==> flow/design.v <==
module sdram(clk, rst, CLK, CKE, nCE, nRAS, nCAS, nWE, DM, BA, A, D, 
             segmentSelect, segmentData);
	input clk, rst;
	inout [15:0]D;
	output CLK, CKE;
	output nCE, nRAS, nCAS, nWE;
	output [1:0]DM;
	output [1:0]BA;
	output [12:0]A;
	output [7:0]segmentData;
	output [5:0]segmentSelect;
	reg CKE;
	reg nCE, nRAS, nCAS, nWE;
	reg [1:0]DM;
	reg [1:0]BA;
	reg [12:0]A;
	reg [7:0]SDRAMControl;
	reg [15:0]SDRAMCounter;
	reg SDRAMWCommand; 
	reg SDRAMRCommand; 
	reg SDRAMWDone; 
	reg SDRAMRDone; 
	reg [2:0]SDRAMBank;
	reg [15:0]SDRAMDin; 
	reg [15:0]SDRAMDout;
	reg [21:0]SDRAMAddr;
	reg [24:0]segmentCounter;
	reg [5:0]segmentSelect;
	reg [7:0]segmentData;
	reg [7:0]D1, D2, D3, D4, D5, D6;
	parameter Disable     = 4'b0000;
	parameter NoOperation = 4'b0001;
	parameter Precharge   = 4'b0010;
	parameter Refresh     = 4'b0011;
	parameter LodeModeReg = 4'b0100;
	parameter Active      = 4'b0101;
	parameter Write       = 4'b0110;
	parameter Read        = 4'b0111;
	parameter Mode        = 13'b000_0_00_011_0_011;
	reg [9:0]cycleCount;
	always@(posedge clk)
	begin
		if(!rst)
		begin
			cycleCount = 10'd0;
			SDRAMWCommand = 1'b0;
			SDRAMRCommand = 1'b0;
			SDRAMBank = 4'b0;
			SDRAMAddr = 22'b0;
			SDRAMDin = 16'b0;
			segmentSelect = 6'b011111;
			segmentCounter = 25'd0;
			D1 = 8'b0;
			D2 = 8'b0;
			D3 = 8'b0;
			D4 = 8'b0;
		end
		else
		begin
			if((SDRAMRDone)||(SDRAMWDone)) cycleCount = (cycleCount == 20'd8) ? cycleCount : cycleCount + 1'b1;
			case(cycleCount)
			10'd0 :
			begin
				SDRAMWCommand = 1'd1;
				SDRAMRCommand = 1'd0;
				SDRAMBank = 4'd0;
				SDRAMAddr = 22'd1;
				SDRAMDin = 16'b00000000_11111000; 
			end
			10'd1 :
			begin
				SDRAMWCommand = 1'd0;
				SDRAMRCommand = 1'd1;
				SDRAMBank = 4'd0;
				SDRAMAddr = 22'd1;
				SDRAMDin = 16'd0;
			end
			10'd2 :
			begin
				SDRAMWCommand = 1'd1;
				SDRAMRCommand = 1'd0;
				SDRAMBank = 4'd1;
				SDRAMAddr = 22'd100;
				SDRAMDin = 16'b00000_10010010;  
			end
			10'd3 :
			begin
				SDRAMWCommand = 1'd0;
				SDRAMRCommand = 1'd1;
				SDRAMBank = 4'd1;
				SDRAMAddr = 22'd100;
				SDRAMDin = 16'd0;
			end
			10'd4 :
			begin
				SDRAMWCommand = 1'd1;
				SDRAMRCommand = 1'd0;
				SDRAMBank = 4'd2;
				SDRAMAddr = 22'd1000;
				SDRAMDin = 16'b00000_10100100; 
			end
			10'd5 :
			begin
				SDRAMWCommand = 1'd0;
				SDRAMRCommand = 1'd1;
				SDRAMBank = 4'd2;
				SDRAMAddr = 22'd1000;
				SDRAMDin = 16'd0;
			end
			10'd6 :
			begin
				SDRAMWCommand = 1'd1;
				SDRAMRCommand = 1'd0;
				SDRAMBank = 4'd3;
				SDRAMAddr = 22'd10000;
				SDRAMDin = 16'b00000_10010000; 
			end
			10'd7 :
			begin
				SDRAMWCommand = 1'd0;
				SDRAMRCommand = 1'd1;
				SDRAMBank = 4'd3;
				SDRAMAddr = 22'd10000;
				SDRAMDin = 16'd0;
			end
			default :
			begin
				SDRAMWCommand = 1'd0;
				SDRAMRCommand = 1'd0;
				SDRAMBank = 4'd0;
				SDRAMAddr = 22'd0;
				SDRAMDin = 16'd0;
			end
			endcase
			case(cycleCount)
			10'd1 : D1 = SDRAMDout[7:0];
			10'd3 : D2 = SDRAMDout[7:0];
			10'd5 : D3 = SDRAMDout[7:0];
			10'd7 : D4 = SDRAMDout[7:0];
			endcase
			if(segmentCounter == 25'b0000000100000000000000000)
			begin
				segmentCounter = 25'd0;
				case(segmentSelect)
				6'b011111 : segmentSelect = 6'b101111;
				6'b101111 : segmentSelect = 6'b110111;
				6'b110111 : segmentSelect = 6'b111011;
				6'b111011 : segmentSelect = 6'b111101;
				6'b111101 : segmentSelect = 6'b111110;
				6'b111110 : segmentSelect = 6'b011111;
				default   : segmentSelect = 6'b011111;
				endcase
				case(segmentSelect)
				6'b011111 : segmentData = D1;
				6'b101111 : segmentData = D2;
				6'b110111 : segmentData = D3;
				6'b111011 : segmentData = D4;
				default   : segmentData = 8'd0;
				endcase
			end
			else
			begin
				segmentCounter = segmentCounter + 25'd1;
			end
		end
	end
	always@(posedge clk)
	begin
		if(!rst)
		begin
			SDRAMCounter = 16'd0;
			SDRAMControl = 4'd0;
			SDRAMWDone = 1'd0;
			SDRAMRDone = 1'd0;
			SDRAMDout = 16'd0;
			A = 13'd0;
			BA = 2'd0;
			{DM,nCE,nRAS,nCAS,nWE,CKE} = 7'b00_1_0_0_0_1;
		end
		else
		begin
			case(SDRAMCounter)
			16'd10026 : SDRAMCounter = 
			           (SDRAMWCommand) ? 16'd20001 :
			           (SDRAMRCommand) ? 16'd30001 :
									           16'd10026;
			16'd20033 : SDRAMCounter = 
			           (SDRAMWCommand) ? 16'd20001 :
			           (SDRAMRCommand) ? 16'd30001 :
			                             16'd20033;
			16'd30032 : SDRAMCounter = 
			           (SDRAMWCommand) ? 16'd20001 :
			           (SDRAMRCommand) ? 16'd30001 :
			                             16'd30032;
			default   : SDRAMCounter = 
			            SDRAMCounter + 1'b1;
			endcase
			if(SDRAMCounter == 16'd30007) SDRAMDout = D;
			SDRAMControl = 
			(SDRAMCounter == 16'd00000) ? Disable : 
			(SDRAMCounter == 16'd10001) ? Precharge :
			(SDRAMCounter == 16'd10017) ? Refresh :
			(SDRAMCounter == 16'd10025) ? LodeModeReg :
			(SDRAMCounter == 16'd20001) ? Active :
			(SDRAMCounter == 16'd20002) ? NoOperation :
			(SDRAMCounter == 16'd20003) ? NoOperation :
			(SDRAMCounter == 16'd20004) ? Write       :
			(SDRAMCounter == 16'd30001) ? Active :
			(SDRAMCounter == 16'd30002) ? NoOperation :
			(SDRAMCounter == 16'd30003) ? NoOperation :
			(SDRAMCounter == 16'd30004) ? Read :
													NoOperation ;
			SDRAMWDone = (SDRAMCounter == 16'd20032) ? 1'b1 : 1'b0;
			SDRAMRDone = (SDRAMCounter == 16'd30031) ? 1'b1 : 1'b0;
			case(SDRAMControl)
			Disable:
			begin
				A = 13'd0;
				BA = 2'd0;
				{DM,nCE,nRAS,nCAS,nWE,CKE} = 7'b00_1_0_0_0_1;
			end
			NoOperation:
			begin
				A = 13'd0;
				BA = 2'd0;
				{DM,nCE,nRAS,nCAS,nWE,CKE} = 7'b00_0_1_1_1_1;
			end
			Precharge:
			begin
				A = 13'b0010000000000;
				BA = 2'd0;
				{DM,nCE,nRAS,nCAS,nWE,CKE} = 7'b00_0_0_1_0_1;
			end
			Refresh:
			begin
				A = 13'd0;
				BA = 2'd0;
				{DM,nCE,nRAS,nCAS,nWE,CKE} = 7'b00_0_0_0_1_1;
			end
			LodeModeReg:
			begin
				A = Mode;
				BA = 2'd0;
				{DM,nCE,nRAS,nCAS,nWE,CKE} = 7'b00_0_0_0_0_1;
			end
			Active:
			begin
				A = SDRAMAddr[21:9];
				BA = SDRAMBank;
				{DM,nCE,nRAS,nCAS,nWE,CKE} = 7'b00_0_0_1_1_1;
			end
			Write:
			begin
				A = {4'b0010, SDRAMAddr[8:0]};
				BA = SDRAMBank;
				{DM,nCE,nRAS,nCAS,nWE,CKE} = 7'b00_0_1_0_0_1;
			end
			Read:
			begin
				A = {4'b0010, SDRAMAddr[8:0]};
				BA = SDRAMBank;
				{DM,nCE,nRAS,nCAS,nWE,CKE} = 7'b00_0_1_0_1_1;
			end
			default:
			begin
				A = 13'd0;
				BA = 2'd0;
				{DM,nCE,nRAS,nCAS,nWE,CKE} = 7'b00_1_1_1_1_1;
			end
			endcase
		end
	end
	assign CLK = clk;
	assign D = (SDRAMCounter == 16'd20004) ? SDRAMDin : 16'dz;
endmodule 
From RTL to reports: sdram
Tool output for the design above, in the order of the flow.
Lines are those of the file above, counted from 1.
Operators carry their Yosys type and port widths (W data, S select, Z words).
Library cell names are shortened.
{"block": "design", "top": "sdram", "clock": "clk", "lib": "sky130hd", "pvt_corner": "tt_025C_1v80"}

Elaborated design
Source: Yosys, flattened and elaborated, memories not mapped. Widths are those after wreduce. Print and check cells do not count. Equal cells are merged and count once.
Yosys's memory passes give these memory sizes; they may raise the number of words (mostly to a power of two), join words into wider ones and drop unused or constant bits.
{"block": "word_totals", "register_bits": 167, "mem_bits_ro": 176, "clocked_rd_ports_x_width": 22, "mem_count": 1, "input_bits": 2, "out_inout_bits": 53, "word_cells": 114}
{"block": "memory_table", "memory": "(name not given)", "words": 8, "word_bits": 22, "rd": 1, "write_ports": 0, "line": 61, "source": "case(cycleCount)"}
{"block": "op_classes", "add_sub_neg": 3, "n_eq": 40, "n_mux": 36, "n_logic": 1, "n_reduce_logical": 11}
{"block": "op_table", "operator": "$eq A16 B15 Y1 const B", "n": 14}
{"block": "op_table", "operator": "$eq A16 B14 Y1 const B", "n": 4}
{"block": "op_table", "operator": "$pmux W13 S4", "n": 1}
{"block": "op_table", "operator": "$pmux W16 S3", "n": 1}
{"block": "op_table", "operator": "$eq A6 B6 Y1 const B", "n": 7}
{"block": "op_table", "operator": "$mux W14", "n": 3}
{"block": "op_table", "operator": "$pmux W5 S8", "n": 1}
{"block": "op_table", "operator": "$mux W3", "n": 12}
{"block": "op_table", "operator": "$pmux W8 S4", "n": 1}
{"block": "op_table", "operator": "$mux W16", "n": 2}
{"block": "op_table", "operator": "$mux W8", "n": 4}
{"block": "op_table", "operator": "$pmux W6 S5", "n": 1}
{"block": "op_table", "operator": "$mux W15", "n": 2}
{"block": "op_table", "operator": "$mux W10", "n": 3}
{"block": "op_table", "operator": "$add A25 B1 Y25 const B", "n": 1}
{"block": "op_table", "operator": "$eq A25 B18 Y1 const B", "n": 1}
{"block": "op_table", "operator": "$eq A10 B3 Y1 const B", "n": 2}
{"block": "op_table", "operator": "$add A16 B1 Y16 const B", "n": 1}
{"block": "op_table", "operator": "$logic_not A16 Y1", "n": 1}
{"block": "op_table", "operator": "$eq A3 B3 Y1 const B", "n": 4}
{"block": "op_table", "operator": "$eq A6 B5 Y1 const B", "n": 2}
{"block": "op_table", "operator": "$mux W6", "n": 2}
{"block": "op_table", "operator": "$add A10 B1 Y10 const B", "n": 1}
{"block": "op_table", "operator": "$eq A10 B1 Y1 const B", "n": 1}
{"block": "op_table", "operator": "$eq A10 B2 Y1 const B", "n": 1}
{"block": "op_table", "operator": "$eq A10 B4 Y1 const B", "n": 1}
{"block": "op_table", "operator": "$logic_not A8 Y1", "n": 1}
{"block": "op_table", "operator": "$logic_not A7 Y1", "n": 1}
Other operator kinds: 10; their cells: 15.

Depth
Yosys ltp: most cells in a row. Word level: on the elaborated netlist, between registers, memories and ports. Mapped: between sequential cells and ports; inverters and the memories' decode and read muxes count.
{"block": "logic_depth", "word_depth": 20, "ABC_AREA": 0, "mapped_depth": 12, "ltp_nobuf": 12}

Netlist
Yosys stat after the flow's synthesis: flattened, memories mapped to cells. It holds for the ABC_AREA given above (unset counts as 0); a run with the other value may have another netlist.
{"block": "synth_totals", "stdcells": 708, "mapped_area_um2": 6316.1, "sequential_area_um2": 2762.6, "ffs": 134, "buffers": 42}
{"block": "types", "type": "dfxtp_1", "n": 126, "area_total_um2": 2.52E+03}
{"block": "types", "type": "nor2_1", "n": 120, "area_total_um2": 450.432}
{"block": "types", "type": "mux2i_1", "n": 39, "area_total_um2": 390.374}
{"block": "types", "type": "edfxtp_1", "n": 8, "area_total_um2": 240.23}
{"block": "types", "type": "xor2_1", "n": 27, "area_total_um2": 236.477}
{"block": "types", "type": "nand2_1", "n": 46, "area_total_um2": 172.666}
{"block": "types", "type": "xnor2_1", "n": 19, "area_total_um2": 166.41}
{"block": "types", "type": "buf_4", "n": 19, "area_total_um2": 142.637}
{"block": "types", "type": "nand3_1", "n": 27, "area_total_um2": 135.13}
{"block": "types", "type": "nand4_1", "n": 18, "area_total_um2": 112.608}
{"block": "types", "type": "nor4_1", "n": 17, "area_total_um2": 106.352}
{"block": "types", "type": "nor3_1", "n": 21, "area_total_um2": 105.101}
{"block": "types", "type": "ha_1", "n": 8, "area_total_um2": 100.096}
{"block": "types", "type": "o21ai_0", "n": 17, "area_total_um2": 85.082}
{"block": "types", "type": "inv_1", "n": 22, "area_total_um2": 82.579}
{"block": "types", "type": "and3_1", "n": 13, "area_total_um2": 81.328}
{"block": "types", "type": "a21oi_1", "n": 14, "area_total_um2": 70.067}
{"block": "types", "type": "clkbuf_1", "n": 18, "area_total_um2": 67.565}
Not listed: further types 48, cells in them 129.

Data sheet: physical implementation of sdram

2 stored runs of sdram in the flow (synthesis by Yosys, layout by OpenROAD, sky130hd cells), in arbitrary order. Constraints: input delay and output delay 20% of the set period each, output load 0.01 pF.
By "period_reached_ns" is meant the clock period of the run minus its worst setup slack. This is arithmetic on one report: input and output delays are still those of the set period (20% each).
By "worstPathTime_ns" is meant the share of the clock period that the worst setup path is allowed (20% is reserved at inputs, 20% at outputs), minus its slack. Clock arrival times at its registers enter into it.

{"run": "run A", "settings": { "period_ns": 3.7, "CORE_UTILIZATION": 15, "PLACE_DENSITY_LB_ADDON": 0.23, "CORE_ASPECT_RATIO": 1.0, "CORE_MARGIN": 3, "CTS_CLUSTER_SIZE": 92, "CTS_CLUSTER_DIAMETER": 31, "CAP_MARGIN": 20, "MIN_ROUTING_LAYER": "met2", "MAX_ROUTING_LAYER": "met5", "SLEW_MARGIN": 20 }, "results": { "yosys.chip_area_um2": 6316.1, "total_die_area_um2": 44605.4, "final_cell_area_um2": 8219.1, "timing.setup.ws_ns": 0.227, "ws_hold_ns": 0.352, "period_reached_ns": 3.473, "worstPathTime_ns": 3.47, "path_kind": "register to register" }}
{"run": "run B", "settings": { "period_ns": 6.5, "CORE_UTILIZATION": 71, "SETUP_SLACK_MARGIN": -0.47, "PLACE_DENSITY_LB_ADDON": 0.23, "CORE_MARGIN": 4, "CELL_PAD_IN_SITES_DETAIL_PLACEMENT": 2, "SLEW_MARGIN": 25, "CAP_MARGIN": 20 }, "outcome": "did not finish, placement stopped with DPL-0033"}
