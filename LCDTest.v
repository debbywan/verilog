==> flow/design.v <==
module LCDTest(clk, rst, button, EN, RS, RW, DB);
	input clk, rst;
	input button;
	output EN, RS, RW;
	output [7:0]DB;
	reg EN, RS, RW;
	reg [6:0]LCDStep;
	reg [7:0]DB;
	reg [10:0]nextLCD;
	reg [15:0]LCDCounter;
	reg [7:0]LCDData[31:0];
	integer i;
	always@(posedge clk)
	begin
		if(!rst)
		begin
			LCDStep = 7'd34;
			nextLCD = 11'd0;
			LCDCounter = 16'd0;
			{EN, RS, RW, DB} = 11'd0;
			for(i = 0; i < 32; i = i + 1)
				LCDData[i] = 8'b00110001;
		end
		else
		begin
			LCDData[00] = (button) ? 8'b00000000 : 8'b00000001;
			LCDData[01] = (button) ? 8'b00110010 : 8'b00110001;
			LCDData[02] = (button) ? 8'b00110001 : 8'b00110001;
			LCDData[03] = (button) ? 8'b00110010 : 8'b00110001;
			LCDData[04] = (button) ? 8'b00110001 : 8'b00110001;
			LCDData[05] = (button) ? 8'b00110010 : 8'b00110001;
			LCDData[06] = (button) ? 8'b00110001 : 8'b00110001;
			LCDData[07] = (button) ? 8'b00110010 : 8'b00110001;
			LCDData[08] = (button) ? 8'b00110001 : 8'b00110001;
			LCDData[09] = (button) ? 8'b00110010 : 8'b00110001;
			LCDData[10] = (button) ? 8'b00110001 : 8'b00110001;
			LCDData[11] = (button) ? 8'b00110010 : 8'b00110001;
			LCDData[12] = (button) ? 8'b00110001 : 8'b00110001;
			LCDData[13] = (button) ? 8'b00110010 : 8'b00110001;
			LCDData[14] = (button) ? 8'b00110001 : 8'b00110001;
			LCDData[15] = (button) ? 8'b00110010 : 8'b00110001;
			LCDData[16] = (button) ? 8'b00110001 : 8'b00110001;
			LCDData[17] = (button) ? 8'b00110010 : 8'b00110001;
			LCDData[18] = (button) ? 8'b00110001 : 8'b00110001;
			LCDData[19] = (button) ? 8'b00110010 : 8'b00110001;
			LCDData[20] = (button) ? 8'b00110001 : 8'b00110001;
			LCDData[21] = (button) ? 8'b00110010 : 8'b00110001;
			LCDData[22] = (button) ? 8'b00110001 : 8'b00110001;
			LCDData[23] = (button) ? 8'b00110010 : 8'b00110001;
			LCDData[24] = (button) ? 8'b00110001 : 8'b00110001;
			LCDData[25] = (button) ? 8'b00110010 : 8'b00110001;
			LCDData[26] = (button) ? 8'b00110001 : 8'b00110001;
			LCDData[27] = (button) ? 8'b00110010 : 8'b00110001;
			LCDData[28] = (button) ? 8'b00110001 : 8'b00110001;
			LCDData[29] = (button) ? 8'b00110010 : 8'b00110001;
			LCDData[30] = (button) ? 8'b00110001 : 8'b00110001;
			LCDData[31] = (button) ? 8'b00110010 : 8'b00110001;
			if(LCDCounter == 50000)
			begin
				LCDCounter = 16'd0;
				LCDStep = (LCDStep == 7'd99) ? 7'd0 :
				          (LCDStep == 7'd33) ? 7'd0 :
							                      LCDStep + 1'd1;
				{EN, RS, RW, DB} = 11'd0;
			end
			else
			begin
				LCDCounter = LCDCounter + 1'd1;
				{EN, RS, RW, DB} = nextLCD;
			end
			case(LCDStep)
			7'd00 : nextLCD = {3'b1_1_0, LCDData[00]};
			7'd01 : nextLCD = {3'b1_1_0, LCDData[01]};
			7'd02 : nextLCD = {3'b1_1_0, LCDData[02]};
			7'd03 : nextLCD = {3'b1_1_0, LCDData[03]};
			7'd04 : nextLCD = {3'b1_1_0, LCDData[04]};
			7'd05 : nextLCD = {3'b1_1_0, LCDData[05]};
			7'd06 : nextLCD = {3'b1_1_0, LCDData[06]};
			7'd07 : nextLCD = {3'b1_1_0, LCDData[07]};
			7'd08 : nextLCD = {3'b1_1_0, LCDData[08]};
			7'd09 : nextLCD = {3'b1_1_0, LCDData[09]};
			7'd10 : nextLCD = {3'b1_1_0, LCDData[10]};
			7'd11 : nextLCD = {3'b1_1_0, LCDData[11]};
			7'd12 : nextLCD = {3'b1_1_0, LCDData[12]};
			7'd13 : nextLCD = {3'b1_1_0, LCDData[13]};
			7'd14 : nextLCD = {3'b1_1_0, LCDData[14]};
			7'd15 : nextLCD = {3'b1_1_0, LCDData[15]};
			7'd16 : nextLCD = 11'b1_0_0_11000000;
			7'd17 : nextLCD = {3'b1_1_0, LCDData[16]};
			7'd18 : nextLCD = {3'b1_1_0, LCDData[17]};
			7'd19 : nextLCD = {3'b1_1_0, LCDData[18]};
			7'd20 : nextLCD = {3'b1_1_0, LCDData[19]};
			7'd21 : nextLCD = {3'b1_1_0, LCDData[20]};
			7'd22 : nextLCD = {3'b1_1_0, LCDData[21]};
			7'd23 : nextLCD = {3'b1_1_0, LCDData[22]};
			7'd24 : nextLCD = {3'b1_1_0, LCDData[23]};
			7'd25 : nextLCD = {3'b1_1_0, LCDData[24]};
			7'd26 : nextLCD = {3'b1_1_0, LCDData[25]};
			7'd27 : nextLCD = {3'b1_1_0, LCDData[26]};
			7'd28 : nextLCD = {3'b1_1_0, LCDData[27]};
			7'd29 : nextLCD = {3'b1_1_0, LCDData[28]};
			7'd30 : nextLCD = {3'b1_1_0, LCDData[29]};
			7'd31 : nextLCD = {3'b1_1_0, LCDData[30]};
			7'd32 : nextLCD = {3'b1_1_0, LCDData[31]};
			7'd33 : nextLCD = 11'b1_0_0_10000000;
			7'd34 : nextLCD = 11'b0_0_0_00000000;
			7'd35 : nextLCD = 11'b1_0_0_00000000; 
			7'd75 : nextLCD = 11'b1_0_0_00111000; 
			7'd76 : nextLCD = 11'b1_0_0_00111000; 
			7'd77 : nextLCD = 11'b1_0_0_00001110; 
			7'd78 : nextLCD = 11'b1_0_0_00000001; 
			7'd80 : nextLCD = 11'b1_0_0_00000110; 
			7'd81 : nextLCD = 11'b1_0_0_01000000;
			7'd82 : nextLCD = 11'b1_1_0_00010000;
			7'd83 : nextLCD = 11'b1_1_0_00001000;
			7'd84 : nextLCD = 11'b1_1_0_00000100;
			7'd85 : nextLCD = 11'b1_1_0_00000010;
			7'd86 : nextLCD = 11'b1_1_0_00000001;
			7'd87 : nextLCD = 11'b1_1_0_00000010;
			7'd88 : nextLCD = 11'b1_1_0_00000100;
			7'd89 : nextLCD = 11'b1_1_0_00001000;
			7'd90 : nextLCD = 11'b1_0_0_01001000;
			7'd91 : nextLCD = 11'b1_1_0_00001111;
			7'd92 : nextLCD = 11'b1_1_0_00010111;
			7'd93 : nextLCD = 11'b1_1_0_00011011;
			7'd94 : nextLCD = 11'b1_1_0_00011101;
			7'd95 : nextLCD = 11'b1_1_0_00011110;
			7'd96 : nextLCD = 11'b1_1_0_00011101;
			7'd97 : nextLCD = 11'b1_1_0_00011011;
			7'd98 : nextLCD = 11'b1_1_0_00010111;
			7'd99 : nextLCD = 11'b1_0_0_10000000;
			default : nextLCD = 11'b0;
			endcase
		end
	end
endmodule 
Tool chain data of LCDTest. Tool output for the design above, in the order of the flow. Lines are those of the file above, counted from 1. Operators carry their Yosys type and port widths (W data, S select, Z words). Cell names lack the library's common part. A cell with - has no value.

Top: LCDTest. Clock input: clk. Cell library: sky130hd. Corner: tt_025C_1v80.

Elaborated design. Source: Yosys, flattened and elaborated. Widths are those after wreduce. Registers that Yosys merges into a memory's read port (data or address) are not register bits. Print and check cells do not count. Equal cells are merged and count once.

The entry for memory cells reads 0. The entry for word-level cells reads 90. RAM bits: 0. The entry for word width x clocked read ports reads 0. For input port bits the number is 3. Under ROM bits stands 0. The entry for bits in registers reads 45. Latch bits: 0.

For eq/ne operators the number is 61. The figure for div/mod/pow operators is 0. The entry for order comparisons reads 0. Under reductions and logical operators stands 12. Multipliers: 0. Under bitwise operators stands 1. The figure for mux-type cells is 7. $add $sub $neg: 2. The figure for shift-type cells is 0.

Operator list (count): $pmux W11 S22 (1); $eq A7 B7 Y1 const B (25); $eq A7 B5 Y1 const B (16); $eq A7 B4 Y1 const B (8); $eq A7 B3 Y1 const B (4); $eq A7 B6 Y1 const B (4); $mux W7 (4); $reduce_or A2 Y1 (9); $add A16 B1 Y16 const B (1); $eq A16 B16 Y1 const B (1); $reduce_or A16 Y1 (1); $reduce_or A15 Y1 (1); $eq A7 B2 Y1 const B (2); $add A7 B1 Y7 const B (1); $eq A7 B1 Y1 const B (1); $logic_not A7 Y1 (1); $mux W2 (1); $not A1 Y1 (1); $mux W1 (1).

Logic depth. Depth = most cells in a row (Yosys ltp): at word level without a register or memory, in the mapped netlist without a sequential cell, where the memories' decode and read muxes count.

The figure for depth after elaboration is 8. ABC_AREA: 0. The figure for depth in mapped cells is 12. For mapped depth without buffers the number is 10.

Synthesis result. Yosys stat after the flow's synthesis: flattened, memories mapped to cells. It holds for the ABC_AREA given above (unset counts as 0); a run with the other value may have another netlist. The area totals of this step are shown rounded.

The entry for mapped area reads 0.0025 mm². Under buffer cells stands 18. Flip-flops: 43. The figure for mapped cells is 309. Under sequential area stands 0.000861 mm².

Cell types: dfxtp_1 (count 43, total area 860.826 µm²); nor2_1 (count 46, total area 172.666 µm²); and3_1 (count 16, total area 100.096 µm²); nand2_1 (count 22, total area 82.579 µm²); xor2_1 (count 9, total area 78.826 µm²); nand3_1 (count 15, total area 75.072 µm²); o21ai_0 (count 14, total area 70.067 µm²); xnor2_1 (count 8, total area 70.067 µm²); a21oi_1 (count 11, total area 55.053 µm²); nor3_1 (count 11, total area 55.053 µm²); ha_1 (count 4, total area 50.048 µm²); nor4b_4 (count 2, total area 47.546 µm²); mux2i_1 (count 4, total area 40.038 µm²); a211oi_1 (count 5, total area 37.536 µm²); nand3b_1 (count 5, total area 37.536 µm²); o22ai_1 (count 6, total area 37.536 µm²); o31a_1 (count 4, total area 35.034 µm²); clkbuf_1 (count 9, total area 33.782 µm²).

Other cell types: 41; their cells: 75.

Timing after synthesis. Source: OpenSTA report_checks on the synthesized netlist (no wires, ideal clock, input and output delay 20% of the period each), path of least setup slack; recovery checks are left aside. Register names are those of the netlist, which keeps one name where synthesis merged equal registers.

Path type: reg2reg. From: reg LCDStep[1]. To: reg nextLCD[10]. Period: 4070 ps. The entry for buffers on the path reads 2. Stages: 12. For data required time the number is 3945 ps. The entry for delay of the path reads 2637 ps. The entry for arrival reads 2512 ps. The entry for setup slack reads 1433 ps. For setup time the number is 125 ps. For period reached after synthesis the number is 2637 ps.

"delay of the path" = arrival - input delay + setup time. "stages": output pins that drive a net of the path, with the launching flip-flop's if there is one; two outputs of one cell count as two. "period reached after synthesis" = period - worst setup slack (recovery checks aside). The figure is calculated, with input and output delays left at 20% of the set period. Between the ends stands the longest chain of elaborated cells between them, by number of cells; it is not shown to be the way that was timed. Of several equally long chains one is given. A line is the first line of the expression or statement that the cell stems from. Yosys adds cells for indexed reads and writes and turns some case tables into memories. A register here has more assigning lines than the two given.

Cells stage by stage: dfxtp_1 clkbuf_1 inv_1 ha_1 mux2i_1 nor2_1 or3_1 buf_2 mux2_4 a211oi_2 o22ai_1 o41a_1. Under length of the longest elaborated chain stands 8. Elaborated cells on any way between the ends: 77. RTL lines with such cells: 6.

RTL lines, path after synthesis: start: declaration (RTL line 7) `reg [6:0]LCDStep;`; start: assignment (RTL line 17) `LCDStep = 7'd34;`; start: assignment (RTL line 61) `LCDStep = (LCDStep == 7'd99) ? 7'd0 :`; $add A7 B1 Y7 (RTL line 63) `LCDStep + 1'd1;`; $mux W7 (RTL line 62) `(LCDStep == 7'd33) ? 7'd0 :`; $mux W7 (RTL line 61); $mux W7 (RTL line 58) `if(LCDCounter == 50000)`; $mux W7 (RTL line 15) `if(!rst)`; $eq A7 B7 Y1 (RTL line 71) `case(LCDStep)`; $reduce_or A2 Y1; $pmux W11 S22 (RTL line 71); end: assignment (RTL line 72) `7'd00 : nextLCD = {3'b1_1_0, LCDData[00]};`; end: assignment (RTL line 73) `7'd01 : nextLCD = {3'b1_1_0, LCDData[01]};`; end: declaration (RTL line 9) `reg [10:0]nextLCD;`.

==> runs of LCDTest <==
Settings of 2 stored flow runs for module LCDTest (sky130hd), not sorted in any way. The constraints put input and output delay at 20% of the set period each and load the outputs with 0.01 pF.

Entry A has these settings: period_ns 1.9; CORE_UTILIZATION 72; PLACE_DENSITY_LB_ADDON 0.15; CORE_ASPECT_RATIO 0.96; CELL_PAD_IN_SITES_GLOBAL_PLACEMENT 1; CELL_PAD_IN_SITES_DETAIL_PLACEMENT 0; ABC_AREA 0; GPL_TIMING_DRIVEN 1; GPL_ROUTABILITY_DRIVEN 1; CTS_CLUSTER_SIZE 69; CTS_CLUSTER_DIAMETER 235; MAX_ROUTING_LAYER met4; CAP_MARGIN 20; CORE_MARGIN 2; SLEW_MARGIN 20. Outcome: unfinished; error FLW-0024 in placement.

Entry B has these settings: period_ns 5.29; CORE_UTILIZATION 61; PLACE_DENSITY_LB_ADDON 0.09; HOLD_SLACK_MARGIN 0.11; CELL_PAD_IN_SITES_GLOBAL_PLACEMENT 2; ABC_AREA 1; GPL_ROUTABILITY_DRIVEN 1; CTS_CLUSTER_DIAMETER 328; SLEW_MARGIN 20; MAX_ROUTING_LAYER met4; CAP_MARGIN 20; CORE_MARGIN 2. Outcome: unfinished; error FLW-0024 in placement.
